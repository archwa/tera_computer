==> flow/design.v <==
module m_register_file (w_bus_high_reg, w_bus_low_reg, w_bus_instr_word, w_bus_write_back_value, w_bus_write_back_reg, w_write_back, w_clock, w_reset);
	output [7:0] w_bus_high_reg, w_bus_low_reg;
	input [7:0] w_bus_instr_word, w_bus_write_back_value;
	input [3:0] w_bus_write_back_reg;
	input w_write_back, w_clock, w_reset;
	reg [7:0] r_registers [0:15];
	wire [7:0] a0, a1, a2, a3, r2, r3, r4, r5, r6, r7, r8, r10, r13, r14, r15;
	assign a0 = r_registers[1];							 
	assign a1 = r_registers[9];							 
	assign a2 = r_registers[11];							 
	assign a3 = r_registers[12];							 
	assign r2 = r_registers[2];							 
	assign r3 = r_registers[3];							 
	assign r4 = r_registers[4];							 
	assign r5 = r_registers[5];							 
	assign r6 = r_registers[6];							 
	assign r7 = r_registers[7];							 
	assign r8 = r_registers[8];							 
	assign r10 = r_registers[10];							 
	assign r13 = r_registers[13];							 
	assign r14 = r_registers[14];							 
	assign r15 = r_registers[15];							 
	integer i;
	assign w_bus_high_reg = r_registers[w_bus_instr_word[7:4]];
	assign w_bus_low_reg = r_registers[w_bus_instr_word[3:0]];
	initial begin
		for (i = 0; i < 16; i = i + 1) r_registers[i] = 8'b00000000;
		$monitor("$arg0:%x, $arg1:%x, $arg2:%x, $arg3:%x, $and:%x, $or:%x, $add:%x, $rlf:%x, $rrt:%x, $sle:%x, $sge:%x, $jal:%x, $lw:%x, $sw:%x, $mov:%x", a0, a1, a2, a3, r2, r3, r4, r5, r6, r7, r8, r10, r13, r14, r15);
	end
	always @ (posedge w_clock) begin
		if (w_write_back & w_bus_write_back_reg != 4'b0000) r_registers[w_bus_write_back_reg] <= w_bus_write_back_value;
		if (w_reset) for (i = 0; i < 16; i = i + 1) r_registers[i] = 8'b00000000;
	end
endmodule
---- From RTL to reports: m_register_file ----
The steps from the RTL of m_register_file to its reports follow in flow order.
Line numbers count from 1 in the design file above.
Library cell names are shortened.
Not given: -
design
  top ..................................... m_register_file
  clock input ............................. w_clock
  library ................................. sky130hd
  timing corner ........................... tt_025C_1v80

---- Elaborated design ----
Yosys after proc, flatten, opt, wreduce and memory -nomap, before mapping. Enables and synchronous resets that opt folds into registers are not counted as muxes. Memory bits, and registers merged into a memory's read port (data or address), are not among the register bits. Print and check cells are not counted. Equal cells are merged and count once.
Memory sizes are those after Yosys's memory passes, which may raise the word count (mostly to a power of two), join words into wider ones and drop unused or constant bits.
bit counts
  register bits ........................... 0
  latch bits .............................. 0
  bits in writable memories ............... 128
  bits in read-only memories .............. 0
  memories kept ........................... 1
  bits of input ports ..................... 23
  output and inout port bits .............. 16
  elaborated cells ........................ 7
memory list
  name         depth  bits a word  RTL line  source
  r_registers  16     8            6         reg [7:0] r_registers [0:15];
cells by class
  $add $sub $neg .......................... 0
  $mul .................................... 0
  div/mod/pow operators ................... 0
  order comparisons ....................... 0
  equality and inequality tests ........... 0
  shift-type cells ........................ 0
  multiplexer cells ....................... 4
  bitwise logic cells ..................... 1
  reductions and logical operators ........ 1
operator list
  cell                count
  2-to-1 mux 8 bit    1
  nonzero test 4 bit  1
  2-to-1 mux 4 bit    1
  2-to-1 mux 1 bit    2
  bitwise AND 1 bit   1

---- Depth ----
Yosys ltp: most cells in a row. Word level: on the elaborated netlist, between registers, memories and ports. Mapped: between sequential cells and ports; inverters and the memories' decode and read muxes count.
logic depth
  depth in word-level cells ............... 3
  ABC_AREA ................................ 0
  depth in mapped cells ................... 5
  mapped depth without buffers ............ 3

---- Synthesis result ----
The flow's flattened synthesis, as Yosys stat reports it; memories are mapped. The netlist is that of the ABC_AREA named above (0 if unset); the other value can give another one.
cell types
  type      count  total area (µm²)
  dfxtp_1   128    2.56E+03
  mux4_2    42     945.907
  nand3_1   121    605.581
  a21oi_1   120    600.576
  o21ai_0   114    570.547
  mux4_1    21     551.779
  a22oi_1   32     240.23
  clkbuf_1  54     202.694
  buf_2     25     125.12
  nor2b_1   13     81.328
  nand2_1   17     63.811
  buf_12    3      60.058
  buf_6     3      33.782
  o21ai_1   6      30.029
  mux4_4    1      25.024
  and2_1    3      18.768
  bufbuf_8  1      18.768
  and3b_1   2      17.517
Not listed: further types 13, cells in them 20.
mapped netlist
  cells in the netlist .................... 726
  mapped area ............................. 6886.6 µm²
  flip-flop cells ......................... 128
  buffers ................................. 94

---- Worst setup path after synthesis ----
OpenSTA on the mapped netlist: ideal clock, no wires. The path of least setup slack (recovery checks aside). Input and output delay are each 20% of the period. Register names are those of the netlist, which keeps one name where synthesis merged equal registers.
timing after synthesis
  path kind ............................... in2out
  start ................................... input port w_bus_instr_word[0]
  end ..................................... output port w_bus_low_reg[6]
  clock period ............................ 1810 ps
  external input delay .................... 362 ps
  data arrival time ....................... 1430 ps
  data required time ...................... 1448 ps
  path slack .............................. 18 ps
  delay of the path ....................... 1068 ps
  driving pins on the path ................ 5
  path buffers ............................ 2
  period reached after synthesis .......... 1792 ps
"delay of the path" = arrival - input delay + setup time.
A path that ends at an output port has no setup time.
"driving pins on the path" counts driving pins, that of a launching flip-flop among them; a cell with two outputs on the path counts twice.
"period reached after synthesis" is the clock period less the worst setup slack; recovery checks do not enter. This is arithmetic on one report: input and output delays are still those of the set period (20% each).
Between the ends stands the longest chain of elaborated cells between them, by number of cells; it is not shown to be the way that was timed. Of several equally long chains one is given.
Each line given opens the expression or statement behind the cell; cells for indexed reads and writes are added by Yosys, which also makes memories of some case tables.
A memory read counts as a cell of the chain, while the word-level depth stops at memories.
on the way, after synthesis
  path through ............................ buf_6 > buf_4 > mux4_2 > a22oi_1 > nand2_1
  cells in the longest elaborated chain ... 1
ends and longest elaborated chain, after synthesis
  item                      RTL line  source
  start: declaration        3         input [7:0] w_bus_instr_word, w_bus_write_back_value;
  memory read (16 x 8 bit)  6         reg [7:0] r_registers [0:15];
  end: declaration          2         output [7:0] w_bus_high_reg, w_bus_low_reg;

---- Worst path after layout ----
Path of least setup slack in the final report of run 1 (OpenROAD, finished layout, wires in). Where an end is a register, its clock arrival counts in the times.
The report prints the path's times to 10 ps; the period is as set.
timing after layout
  path kind ............................... in2out
  start ................................... input port w_bus_instr_word[0]
  end ..................................... output port w_bus_low_reg[6]
  clock period ............................ 2030 ps
  external input delay .................... 410 ps
  data arrival time ....................... 1790 ps
  data required time ...................... 1620 ps
  path slack .............................. -160 ps
  driving pins on the path ................ 7
  path buffers ............................ 4
Between the ends stands the longest chain of elaborated cells between them, by number of cells; it is not shown to be the way that was timed. Of several equally long chains one is given.
A memory read counts as a cell of the chain, while the word-level depth stops at memories.
on the way, after layout
  path through ............................ buf_12 > buf_12 > buf_12 > mux4_2 > a22oi_2 > nand2_1 > buf_2
  cells in the longest elaborated chain ... 1
ends and longest elaborated chain, after layout
  item                      RTL line  source
  start: declaration        3         input [7:0] w_bus_instr_word, w_bus_write_back_value;
  memory read (16 x 8 bit)  6         reg [7:0] r_registers [0:15];
  end: declaration          2         output [7:0] w_bus_high_reg, w_bus_low_reg;

Subject: m_register_file on sky130hd, stored results

Hello all,

Record of 2 stored runs of the RTL-to-layout flow on m_register_file, platform sky130hd. The runs are unordered. Constraints: input delay and output delay 20% of the set period each, output load 0.01 pF.
"achieved clock period" means the clock period less the worst setup slack. The figure is calculated, with input and output delays left at 20% of the set period.

---- run 1 ----
settings
  period_ns = 2.03
  CAP_MARGIN = 20
  CORE_MARGIN = 2
  CORE_UTILIZATION = 40
  SLEW_MARGIN = 20
results
  worst hold slack in the final report .... 445 ps
  post-synthesis cell area ................ 6886.6 µm²
  achieved clock period ................... 2193 ps
  overall die area ........................ 18281.7 µm²
  total negative setup slack .............. -809 ps
  lowest setup slack ...................... -163 ps
  utilization after layout ................ 53.0%

---- run 2 ----
settings
  period_ns = 3.62
  CORE_UTILIZATION = 22
  PLACE_DENSITY = 0.81
  CORE_MARGIN = 10
  CELL_PAD_IN_SITES_GLOBAL_PLACEMENT = 2
  ABC_AREA = 1
  CTS_CLUSTER_DIAMETER = 319
  CAP_MARGIN = 20
  SLEW_MARGIN = 20
results
  worst hold slack in the final report .... 461 ps
  post-synthesis cell area ................ 7243.2 µm²
  achieved clock period ................... 3534 ps
  overall die area ........................ 40582.1 µm²
  total negative setup slack .............. 0 ps
  lowest setup slack ...................... 86 ps
  utilization after layout ................ 27.0%

Thanks
